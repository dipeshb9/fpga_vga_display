==> flow/design.v <==
module debounce_switches(
input clk,
input rst,
input [17:0]SW, 
output [17:0]SW_db
);
debounce db0(clk, rst, SW[0], SW_db[0]);
debounce db1(clk, rst, SW[1], SW_db[1]);
debounce db2(clk, rst, SW[2], SW_db[2]);
debounce db3(clk, rst, SW[3], SW_db[3]);
debounce db4(clk, rst, SW[4], SW_db[4]);
debounce db5(clk, rst, SW[5], SW_db[5]);
debounce db6(clk, rst, SW[6], SW_db[6]);
debounce db7(clk, rst, SW[7], SW_db[7]);
debounce db10(clk, rst, SW[8], SW_db[8]);
debounce db11(clk, rst, SW[9], SW_db[9]);
debounce db12(clk, rst, SW[10], SW_db[10]);
debounce db13(clk, rst, SW[11], SW_db[11]);
debounce db14(clk, rst, SW[12], SW_db[12]);
debounce db15(clk, rst, SW[13], SW_db[13]);
debounce db16(clk, rst, SW[14], SW_db[14]);
debounce db17(clk, rst, SW[15], SW_db[15]);
debounce db18(clk, rst, SW[16], SW_db[16]);
debounce db19(clk, rst, SW[17], SW_db[17]);
endmodule
module debounce (
input clk,
input rst,
input SW, 
output reg SW_db
);
reg [7:0]count;
parameter CALMING_WINDOW = 8'd100;
reg [2:0]S;
reg [2:0]NS;
parameter
	START = 3'd0,
	ONE = 3'd1,
	MAYBE_ONE = 3'd2,
	ZERO = 3'd3,
	MAYBE_ZERO = 3'd4,
	ERROR = 3'b111;
always @(posedge clk or negedge rst)
begin
	if (rst == 1'b0)
		S <= START;
	else
		S <= NS;
end
always @(*)
begin
	case (S)
		START: NS = ZERO;  
		ONE: 
			if (SW == 1'b0)
				NS = MAYBE_ZERO;
			else
				NS = ONE;
		MAYBE_ONE:
			if (SW == 1'b1 && count > 8'd100)
				NS = ONE;
			else if (SW == 1'b1)
				NS = MAYBE_ONE;
			else
				NS = ZERO;
		ZERO:
			if (SW == 1'b1)
				NS = MAYBE_ONE;
			else
				NS = ZERO;
		MAYBE_ZERO:
			if (SW == 1'b0 && count > 8'd100)
				NS = ONE;
			else if (SW == 1'b0)
				NS = MAYBE_ZERO;
			else
				NS = ONE;
		default: NS = ERROR;
	endcase
end
always @(posedge clk or negedge rst)
begin
	if (rst == 1'b0)
		count <= 8'd0;
	else
		case (S)
			START:
			begin
				count <= 8'd0;
			end
			ONE: 
			begin
				count <= 8'd0;
				SW_db <= 1'b1;
			end
			MAYBE_ONE:
			begin
				count <= count + 1'b1;
				SW_db <= 1'b0;
			end
			ZERO:
			begin
				count <= 8'd0;				
				SW_db <= 1'b0;
			end
			MAYBE_ZERO:
			begin
				count <= count + 1'b1;
				SW_db <= 1'b1;
			end
		endcase
end
endmodule
module vga_driver(
input clk,
input rst,
output reg vga_clk,
output reg hsync,  
output reg vsync,  
output reg active_pixels,  
output reg frame_done,  
output reg [9:0]xPixel,  
output reg [9:0]yPixel,  
output reg VGA_BLANK_N,	 
output reg VGA_SYNC_N		 
);
parameter HA_END = 10'd639;            
parameter HS_STA = HA_END + 16;    
parameter HS_END = HS_STA + 96;    
parameter WIDTH   = 10'd799;            
parameter VA_END = 10'd479;            
parameter VS_STA = VA_END + 10;    
parameter VS_END = VS_STA + 2;     
parameter HEIGHT = 10'd524;            
always @(*)
begin 
	hsync = ~((xPixel >= HS_STA) && (xPixel < HS_END));
	vsync = ~((yPixel >= VS_STA) && (yPixel < VS_END));
	active_pixels = (xPixel <= HA_END && yPixel <= VA_END);
	frame_done = (xPixel >= HA_END && yPixel >= VA_END);
	VGA_BLANK_N = active_pixels;
	VGA_SYNC_N = 1'b1;
end
always @(posedge clk or negedge rst)
begin
	if (rst == 1'b0)
	begin
		vga_clk <= 1'b0;
		xPixel <= 10'd0;
		yPixel <= 10'd0;
	end
	else
	begin
		vga_clk = ~vga_clk;  
		if (vga_clk == 1'b1)
			if(xPixel == WIDTH)
			begin
				xPixel <= 10'd0;
				if(yPixel == HEIGHT)
				begin
					yPixel<=10'd0;
				end
				else
				begin
					yPixel <= yPixel+1'b1;
				end
			end
			else
			begin
				xPixel <= xPixel+1'b1;
			end
		end
end
endmodule
module vga_driver_memory_2	(
	input 		          		CLOCK_50,
	output		     [6:0]		HEX0,
	output		     [6:0]		HEX1,
	output		     [6:0]		HEX2,
	output		     [6:0]		HEX3,
	input 		     [3:0]		KEY,
	output		     [9:0]		LEDR,
	input 		     [9:0]		SW,
	output		          		VGA_BLANK_N,
	output reg	     [7:0]		VGA_B,
	output		          		VGA_CLK,
	output reg	     [7:0]		VGA_G,
	output		          		VGA_HS,
	output reg	     [7:0]		VGA_R,
	output		          		VGA_SYNC_N,
	output		          		VGA_VS
);
	assign	HEX0		=	7'h00;
	assign	HEX1		=	7'h00;
	assign	HEX2		=	7'h00;
	assign	HEX3		=	7'h00;
wire clk;
wire rst;
assign clk = CLOCK_50;
assign rst = KEY[0];
wire [17:0]SW_db;
debounce_switches db(
.clk(clk),
.rst(rst),
.SW(SW), 
.SW_db(SW_db)
);
wire active_pixels;  
wire frame_done;
wire [9:0]x;  
wire [9:0]y;  
vga_driver the_vga(
.clk(clk),
.rst(rst),
.vga_clk(VGA_CLK),
.hsync(VGA_HS),
.vsync(VGA_VS),
.active_pixels(active_pixels),
.frame_done(frame_done),
.xPixel(x),
.yPixel(y),
.VGA_BLANK_N(VGA_BLANK_N),
.VGA_SYNC_N(VGA_SYNC_N)
);
reg [14:0] frame_buf_mem_address;
reg [23:0] frame_buf_mem_data;
reg frame_buf_mem_wren;
wire [23:0]frame_buf_mem_q;
reg [15:0]i;
reg [7:0]S;
reg [7:0]NS;
parameter 
	START = 8'd0,
	W2M_INIT = 8'd1,  
	W2M_COND = 8'd2,  
	W2M_INC = 8'd3,  
	RFM_INIT = 8'd4,  
	RFM_DRAWING = 8'd5,  
	ERROR = 8'hFF;
parameter LOOP_SIZE = 16'd16;
parameter LOOP_I_SIZE = 16'd4;
parameter WIDTH = 16'd640;
parameter HEIGHT = 16'd480;
parameter PIXELS_IN_WIDTH = WIDTH/LOOP_I_SIZE;  
parameter PIXELS_IN_HEIGHT = HEIGHT/LOOP_I_SIZE;  
always @(*)
	case (S)
		START: NS = W2M_INIT;
		W2M_INIT: NS = W2M_COND;
		W2M_COND:
			if (i < LOOP_SIZE)
				NS = W2M_INC;
			else
				NS = RFM_INIT;
		W2M_INC: NS = W2M_COND;
		RFM_INIT: 
			if (frame_done == 1'b0)
				NS = RFM_DRAWING;
			else	
				NS = RFM_INIT;
		RFM_DRAWING:
			if (frame_done == 1'b1)
				NS = RFM_INIT;
			else
				NS = RFM_DRAWING;
		default:	NS = ERROR;
	endcase
always @(posedge clk or negedge rst)
begin
	if (rst == 1'b0)
	begin
			S <= START;
	end
	else
	begin
			S <= NS;
	end
end
always @(posedge clk or negedge rst)
begin
	if (rst == 1'b0)
	begin
		frame_buf_mem_address <= 14'd0;
		frame_buf_mem_data <= 24'd0;
		frame_buf_mem_wren <= 1'd0;
		i <= 16'd0;
	end
	else
	begin
		case (S)
			START:
			begin
				frame_buf_mem_address <= 14'd0;
				frame_buf_mem_data <= 24'd0;
				frame_buf_mem_wren <= 1'd0;
				i <= 16'd0;
			end
			W2M_INIT:
			begin
				frame_buf_mem_address <= 14'd0;
				frame_buf_mem_data <= 24'd0;
				frame_buf_mem_wren <= 1'd1;
				i <= 16'd0;
			end
			W2M_COND:
			begin
			end
			W2M_INC: 
			begin
				i <= i + 1'b1;
				frame_buf_mem_address <= frame_buf_mem_address + 1'b1;
				frame_buf_mem_data <= {red, green, blue};  
			end
			RFM_INIT: 
			begin
				frame_buf_mem_wren <= 1'd0;  
				if (y < HEIGHT && x < WIDTH)
					frame_buf_mem_address <= (y/PIXELS_IN_HEIGHT) * LOOP_I_SIZE + (x/PIXELS_IN_WIDTH);
			end
			RFM_DRAWING:
			begin
				if (y < HEIGHT && x < WIDTH)
					frame_buf_mem_address <= (y/PIXELS_IN_HEIGHT) * LOOP_I_SIZE + (x/PIXELS_IN_WIDTH);
			end	
		endcase
	end
end
reg [7:0]red;
reg [7:0]green;
reg [7:0]blue;
always @(*)
begin
  if (S == RFM_INIT || S == RFM_DRAWING) begin
      if ((y == 350 && x >= (WIDTH - 300)/2 && x < (WIDTH + 300)/2) || 		 
          (x == WIDTH/2 && y >= 350 - 200 && y < 350))							 
          {VGA_R, VGA_G, VGA_B} = 24'h000000;   
      else
          {VGA_R, VGA_G, VGA_B} = 24'hFFFFFF;   
  end
  else
      {VGA_R, VGA_G, VGA_B} = 24'hFFFFFF;   
  red = 8'hFF;
  green = 8'hFF;
  blue = 8'hFF;
end
endmodule
Tool chain data of vga_driver_memory_2. Tool output for the design above, in the order of the flow. Lines are those of the file above, counted from 1. Operators: Yosys type, input widths -> output width; for muxes data width and select width s. Library cell names are shortened. The mark -- stands for no value.

Top: vga_driver_memory_2. Clock port: CLOCK_50. Standard-cell library: sky130hd. Library corner: tt_025C_1v80.

Word level. Source: Yosys, flattened and elaborated, memories not mapped. Widths are those after wreduce. Registers that Yosys merges into a memory's read port (data or address) are not register bits. Print and check cells do not count. Equal cells are merged and count once.

Under add/sub/neg operators stands 3. The entry for equality and inequality tests reads 9. Under bitwise logic cells stands 3. The figure for magnitude comparators is 13. Under multiplexer cells stands 10. The figure for reductions and logical operators is 16.

Operators by type and width (count): $pmux 16 s2 (1); $pmux 8 s4 (1); $lt 10x9->1 const B (3); $mux 24 (1); $mux 8 (3); $add 10x1->10 const B (2); $ge 10x10->1 const B (2); $eq 10x10->1 const B (2); $ge 10x8->1 const B (2); $ge 10x9->1 const B (2); $eq 10x9->1 const B (2); $mux 10 (2); $add 16x1->16 const B (1); $lt 16x5->1 const B (1); $eq 8x2->1 const B (2); $eq 8x3->1 const B (2); $le 10x10->1 const B (1); $lt 10x10->1 const B (1); $le 10x9->1 const B (1); $logic_and 1x1->1 (8); $eq 8x1->1 const B (1); $logic_not 8->1 (1); $reduce_or 2->1 (3); $not 1->1 (3); $mux 3 (1); $logic_or 1x1->1 (2); $reduce_and 2->1 (1); $reduce_bool 2->1 (1); $mux 1 (1).

The entry for output and inout port bits reads 67. Under input bits stands 15. The figure for bits in registers is 45. Under word-level cells stands 59.

Logic depth. Depth = most cells in a row (Yosys ltp): at word level without a register or memory, in the mapped netlist without a sequential cell, where the memories' decode and read muxes count.

The figure for depth in word-level cells is 6. The entry for ABC_AREA reads 0. Depth in mapped cells: 7. The entry for mapped depth without buffers reads 6.

Netlist. The flow's flattened synthesis, as Yosys stat reports it; memories are mapped. The netlist is that of the ABC_AREA named above (0 if unset); the other value can give another one.

Under mapped flip-flops stands 43. For cells in the netlist the number is 333. For chip area (Yosys) the number is 2971.6 um^2. The figure for buffer cells is 76. Sequential area: 1077.3 um^2.

Cells by type: dfrtp_1 (count 42, area in all 1.05E+03 um^2); buf_4 (count 62, area in all 465.446 um^2); ha_1 (count 9, area in all 112.608 um^2); nand2_1 (count 28, area in all 105.101 um^2); xnor2_1 (count 11, area in all 96.342 um^2); nor4_1 (count 11, area in all 68.816 um^2); nand3_1 (count 13, area in all 65.062 um^2); nor2_1 (count 17, area in all 63.811 um^2); nor3_1 (count 12, area in all 60.058 um^2); a21oi_1 (count 10, area in all 50.048 um^2); o21ai_1 (count 9, area in all 45.043 um^2); clkbuf_1 (count 11, area in all 41.29 um^2); inv_1 (count 11, area in all 41.29 um^2); nand4_1 (count 6, area in all 37.536 um^2); nor4b_1 (count 4, area in all 35.034 um^2); xor2_1 (count 4, area in all 35.034 um^2); and4b_1 (count 3, area in all 30.029 um^2); mux2i_1 (count 3, area in all 30.029 um^2).

Not listed: further types 39, cells in them 67. By module: a second synthesis without flattening, with its own total; a netlist apart from the flattened one above.

The entry for cell total of the unflattened synthesis reads 322. Area (unflattened synthesis): 2912.8 um^2.

Rows give one instance, submodules left out.

By module: vga_driver_memory_2 (area 1656.6 um^2, times used 1, seq. area 551.8 um^2, cells 188); vga_driver (area 1256.2 um^2, times used 1, seq. area 525.5 um^2, cells 134).

Path before layout. OpenSTA on the mapped netlist: ideal clock, no wires. The path of least setup slack (recovery checks aside). Input and output delay are each 20% of the period. Register names are those of the netlist, which keeps one name where synthesis merged equal registers.

Path type: reg-to-output. Start point: reg the_vga.xPixel[0]. End point: out VGA_B[1]. The figure for buffers on the path is 1. The entry for arrival time reads 2.078 ns. For clock period the number is 4.01 ns. The entry for setup slack reads 1.130 ns. Under external output delay stands 0.802 ns. Data required time: 3.208 ns. For launch time at the first pin the number is 0.000 ns. For driving pins on the path the number is 8. The entry for path delay reads 2.078 ns. Under period reached after synthesis stands 2.88 ns.

"path delay" = arrival - input delay + setup time. A path that ends at an output port has no setup time. "driving pins on the path" counts driving pins, that of a launching flip-flop among them; a cell with two outputs on the path counts twice. "period reached after synthesis" = period - worst setup slack (recovery checks aside). The figure is calculated, with input and output delays left at 20% of the set period. The rows between start and end are the longest chain of elaborated cells between them; the timing report does not say that the signal goes this way. Where chains are equally long, one stands for them. A line is the first line of the expression or statement that the cell stems from. Yosys adds cells for indexed reads and writes and turns some case tables into memories. At most two assigning lines are given for a register; there are more.

Cell sequence: dfrtp_1 inv_1 ha_1 nor4_1 nor4b_1 nor4b_1 o22a_1 buf_4. For length of the longest elaborated chain the number is 6. Under elaborated cells on any way between the ends stands 10. Under RTL lines with such cells stands 3. Classes of those cells: 2 x compare; 1 x eq/ne; 2 x mux; 5 x reduce/logical.

Ends and longest elaborated chain, post-synthesis: start: declaration (RTL line 122) `output reg [9:0]xPixel,`; start: assignment (RTL line 149) `xPixel <= 10'd0;`; start: assignment (RTL line 170) `xPixel <= xPixel+1'b1;`; $ge 10x8->1 (RTL line 334) `if ((y == 350 && x >= (WIDTH - 300)/2 && x < (WIDTH + 300)/2) ||`; $logic_and 1x1->1 (2 in a row) (RTL line 334); $logic_or 1x1->1 (RTL line 334); $mux 24 (RTL line 334); $mux 8 (RTL line 333) `if (S == RFM_INIT || S == RFM_DRAWING) begin`; end: declaration (RTL line 185) `output reg [7:0] VGA_B,`.

Nets of the timed path that keep an RTL name, with a line that drives or declares them; the list need not be complete.

Named nets, post-synthesis (RTL line): VGA_B[0] (333).

Timing after layout. From the final timing report of flow run A: the path of least setup slack in the routed layout; clock arrival at registers is part of the times.

Path type: reg-to-output. Start point: reg the_vga.xPixel[0]. End point: out VGA_B[0]. The entry for setup slack reads 0.09 ns. For launch time at the first pin the number is 0.28 ns. For driving pins on the path the number is 9. The entry for arrival time reads 2.29 ns. The figure for buffers on the path is 2. For clock period the number is 2.98 ns. Under external output delay stands 0.60 ns. Data required time: 2.38 ns.

The rows between start and end are the longest chain of elaborated cells between them; the timing report does not say that the signal goes this way. Where chains are equally long, one stands for them. At most two assigning lines are given for a register; there are more.

Cell sequence: dfrtp_1 inv_1 ha_1 nor4_2 nor4b_1 nor4b_1 o22a_1 buf_12 dlygate4sd2_1. For length of the longest elaborated chain the number is 6. Under elaborated cells on any way between the ends stands 10. Under RTL lines with such cells stands 3. Classes of those cells: 2 x compare; 1 x eq/ne; 2 x mux; 5 x reduce/logical.

Ends and longest elaborated chain, after layout: start: declaration (RTL line 122) `output reg [9:0]xPixel,`; start: assignment (RTL line 149) `xPixel <= 10'd0;`; start: assignment (RTL line 170) `xPixel <= xPixel+1'b1;`; $ge 10x8->1 (RTL line 334) `if ((y == 350 && x >= (WIDTH - 300)/2 && x < (WIDTH + 300)/2) ||`; $logic_and 1x1->1 (2 in a row) (RTL line 334); $logic_or 1x1->1 (RTL line 334); $mux 24 (RTL line 334); $mux 8 (RTL line 333) `if (S == RFM_INIT || S == RFM_DRAWING) begin`; end: declaration (RTL line 185) `output reg [7:0] VGA_B,`.

Ticket comment

Design vga_driver_memory_2 on sky130hd. What follows are 2 stored runs of the flow, each under its own settings; their order means nothing. The constraints put input and output delay at 20% of the set period each and load the outputs with 0.01 pF. "clock period reached" is the run's clock period less its worst setup slack. It is reckoned from that one timing run; input and output delays stay at 20% of the period that was set. "critical path time" is the time allowed to the run's worst setup path (the clock period less input and output delay, where it has them) less its slack. Clock arrival times count: a late capture clock shortens it, a late launch clock lengthens it. By "total power after layout" is meant OpenSTA's value without simulated activity: inputs other than the clock are taken to toggle once in ten clock periods, and the tool carries that through the logic.

Files of flow run A:
==> flow/run.sh <==
#!/bin/bash
# the make line also repeats the synthesis and layout settings of config.mk as NAME=value (left out here)
make -C /OpenROAD-flow-scripts/flow DESIGN_CONFIG=/design/flow/config.mk WORK_HOME=/design/flow/orfs CLKGATE_MAP_FILE= finish
==> flow/config.mk <==
export PLATFORM = sky130hd
export DESIGN_NAME = vga_driver_memory_2
export DESIGN_NICKNAME = vga_driver_memory_2
export VERILOG_FILES = /design/flow/design.v
export SDC_FILE = /design/flow/constraint.sdc
export NUM_CORES = 4
export LEC_CHECK = 0
export CAP_MARGIN = 0
export CELL_PAD_IN_SITES_GLOBAL_PLACEMENT = 1
export CORE_ASPECT_RATIO = 0.56
export CORE_MARGIN = 2
export CORE_UTILIZATION = 44
export CTS_CLUSTER_DIAMETER = 133
export CTS_CLUSTER_SIZE = 29
export GPL_ROUTABILITY_DRIVEN = 0
export HOLD_SLACK_MARGIN = 0.21
export PLACE_DENSITY_LB_ADDON = 0.03
export SLEW_MARGIN = 20
export TNS_END_PERCENT = 65
==> flow/constraint.sdc <==
create_clock -name core_clock -period 2.98 [get_ports {CLOCK_50}]
set_input_delay 0.5960 -clock core_clock [delete_from_list [all_inputs] [get_ports {CLOCK_50}]]
set_output_delay 0.5960 -clock core_clock [all_outputs]
set_load 0.01 [all_outputs]

Results of flow run A. The Yosys chip area after synthesis reads 2971.6 um^2. The die footprint is 7455.2 um^2. For the sum of negative setup slack the run shows 0.000 ns. For the critical path time the run shows 2.29 ns. Worst path kind: reg-to-output. The setup slack of the worst path stands at 0.093 ns. The clock period reached comes to 2.887 ns. The measured total power after layout is 1595 µW. The utilization after layout stands at 0.497.

Files of flow run B:
==> flow/run.sh <==
#!/bin/bash
# the make line also repeats the synthesis and layout settings of config.mk as NAME=value (left out here)
make -C /OpenROAD-flow-scripts/flow DESIGN_CONFIG=/design/flow/config.mk WORK_HOME=/design/flow/orfs CLKGATE_MAP_FILE= finish
==> flow/config.mk <==
export PLATFORM = sky130hd
export DESIGN_NAME = vga_driver_memory_2
export DESIGN_NICKNAME = vga_driver_memory_2
export VERILOG_FILES = /design/flow/design.v
export SDC_FILE = /design/flow/constraint.sdc
export NUM_CORES = 4
export LEC_CHECK = 0
export CAP_MARGIN = 20
export CORE_ASPECT_RATIO = 0.89
export CORE_MARGIN = 2
export CORE_UTILIZATION = 69
export CTS_CLUSTER_DIAMETER = 255
export GPL_TIMING_DRIVEN = 0
export MIN_ROUTING_LAYER = met2
export SLEW_MARGIN = 20
export TNS_END_PERCENT = 90
==> flow/constraint.sdc <==
create_clock -name core_clock -period 3.29 [get_ports {CLOCK_50}]
set_input_delay 0.6580 -clock core_clock [delete_from_list [all_inputs] [get_ports {CLOCK_50}]]
set_output_delay 0.6580 -clock core_clock [all_outputs]
set_load 0.01 [all_outputs]

Results of flow run B. The Yosys chip area after synthesis reads 2971.6 um^2. The die footprint is 4848.3 um^2. For the sum of negative setup slack the run shows -1.638 ns. For the critical path time the run shows 2.80 ns. Worst path kind: reg-to-output. The setup slack of the worst path stands at -0.167 ns. The clock period reached comes to 3.457 ns. The measured total power after layout is 1274 µW. The utilization after layout stands at 0.905.
